==> flow/design.v <==
`timescale 1ns / 1ps
module UDC(
    input clk, reset, up, down,
    output reg [3:0]k,
    output reg [6:0]seg
    );
initial begin
    k = 4'b0000;
end
always @(posedge clk) begin
    if (reset) begin
        k <= 0;
        seg <= 0;
    end
    else if (up & ~down) begin
        k <= k + 1;
        seg <= 7'b0111110;
    end
    else if (~up & down) begin
        k <= k - 1;
        seg <= 7'b1011110;
    end
    else if (~up & ~down) begin
        seg <= 0;
    end
    else begin
        k <= 0;
        seg <= 0;
    end
end
endmodule
# From RTL to reports: UDC
# Tool output for the design above, in the order of the flow.
# Lines are those of the file above, counted from 1.
# Operators carry their Yosys type and port widths (W data, S select, Z words).
# Cell names lack the library's common part.
# The mark -- stands for no value.
# design
top_module	UDC
clk_port	clk
lib	sky130hd
lib_corner	tt_025C_1v80

# After elaboration
# Source: Yosys, flattened and elaborated, memories not mapped. Widths are those after wreduce. Registers that Yosys merges into a memory's read port (data or address) are not register bits. Print and check cells do not count. Equal cells are merged and count once.
# word_totals
clocked_rd_ports_x_width	0
output_inout_bits	11
reg_bits	11
ram_bits	0
n_memories	0
word_cells	17
latchBits	0
mem_bits_ro	0
in_bits	4
# classes
n_logic	5
div	0
equal	1
reduce_and_logical	1
mux	5
n_shift	0
n_cmp	0
multipliers	0
n_addsub	2
# op_table
cell	n
$mux W4	3
$mux W7	1
$mux W6	1
$add A4 B1 Y4 const B	1
$sub A4 B1 Y4 const B	1
$and A1 B1 Y1	3
$ne A3 B3 Y1 const B	1
$not A1 Y1	2
$reduce_or A2 Y1	1

# Depth
# Yosys ltp: most cells in a row. Word level: on the elaborated netlist, between registers, memories and ports. Mapped: between sequential cells and ports; inverters and the memories' decode and read muxes count.
# logic_depth
ltp_word	5
ABC_AREA	0
mapped_depth	6
depth_no_buf	6

# Mapped cells and area
# Yosys stat after the flow's synthesis: flattened, memories mapped to cells. It holds for the ABC_AREA given above (unset counts as 0); a run with the other value may have another netlist.
# The area totals of this step are shown rounded.
# synth_totals
yosys_area_um2	421.7
cells	50
ff_cells	7
# types
cell	n	area_total_um2
dfxtp_1	7	140.134
ha_1	5	62.56
buf_4	4	30.029
nor2_1	6	22.522
o21ai_0	4	20.019
nor2b_1	3	18.768
a211oi_1	2	15.014
a22oi_1	2	15.014
inv_1	4	15.014
a21oi_1	2	10.01
and4b_1	1	10.01
nor3_1	2	10.01
nor2b_2	1	8.758
o2bb2ai_1	1	8.758
a21boi_0	1	7.507
o31ai_1	1	7.507
nand2b_1	1	6.256
or3_1	1	6.256
# Other cell types: 2; their cells: 2.

# Path before layout
# OpenSTA on the mapped netlist: ideal clock, no wires. The path of least setup slack (recovery checks aside). Input and output delay are each 20% of the period. Register names are those of the netlist, which keeps one name where synthesis merged equal registers.
# synth_timing
kind	input to register
startpoint	input down
endpoint	register k[2]
driving_pins	6
clock_period_ns	1.98
n_path_buf	0
path_delay_ns	0.961
setup_slack_ns	0.623
t_first_pin_ns	0.396
arrival_time_ns	1.287
setup_time_ns	0.070
synth_period_reached_ns	1.357
# "path_delay_ns" is the arrival time less input delay plus setup time.
# "driving_pins": output pins that drive a net of the path, with the launching flip-flop's if there is one; two outputs of one cell count as two.
# "synth_period_reached_ns" = period - worst setup slack (recovery checks aside). The figure is calculated, with input and output delays left at 20% of the set period.
# Between the ends stands the longest chain of elaborated cells between them, by number of cells; it is not shown to be the way that was timed. Of several equally long chains one is given.
# Each line given opens the expression or statement behind the cell; cells for indexed reads and writes are added by Yosys, which also makes memories of some case tables.
# A register here has more assigning lines than the two given.
# synth_via
cell_sequence	inv_1 > ha_1 > nor2b_2 > a22oi_1 > or3_1 > a21oi_1
elab_chain_cells	5
# synth_rtl
item	line	source
start, declared	3	input clk, reset, up, down,
$not A1 Y1	23	else if (~up & ~down) begin
$and A1 B1 Y1	23
$mux W4	23
$mux W4	19	else if (~up & down) begin
$mux W4	15	else if (up & ~down) begin
end, assigned	16	k <= k + 1;
end, assigned	20	k <= k - 1;
end, declared	4	output reg [3:0]k,

# UDC through Yosys and OpenROAD on sky130hd: 2 stored runs, unordered, with their settings. The constraints put input and output delay at 20% of the set period each and load the outputs with 0.01 pF.
# Settings: n/a = not set for that run.
run	period_ns	CORE_UTILIZATION	CAP_MARGIN	CORE_MARGIN	SLEW_MARGIN	PLACE_DENSITY_LB_ADDON	CORE_ASPECT_RATIO	TNS_END_PERCENT	GPL_TIMING_DRIVEN	CTS_CLUSTER_SIZE	MIN_ROUTING_LAYER
entry A	1.37	54	20	2	20	n/a	n/a	n/a	n/a	n/a	n/a
entry B	1.72	52	20	9	35	0.13	1.98	90	0	57	met2
# Entry A: no results, floorplanning failed with PDN-0185
# Entry B: no results, floorplanning failed with PDN-0185
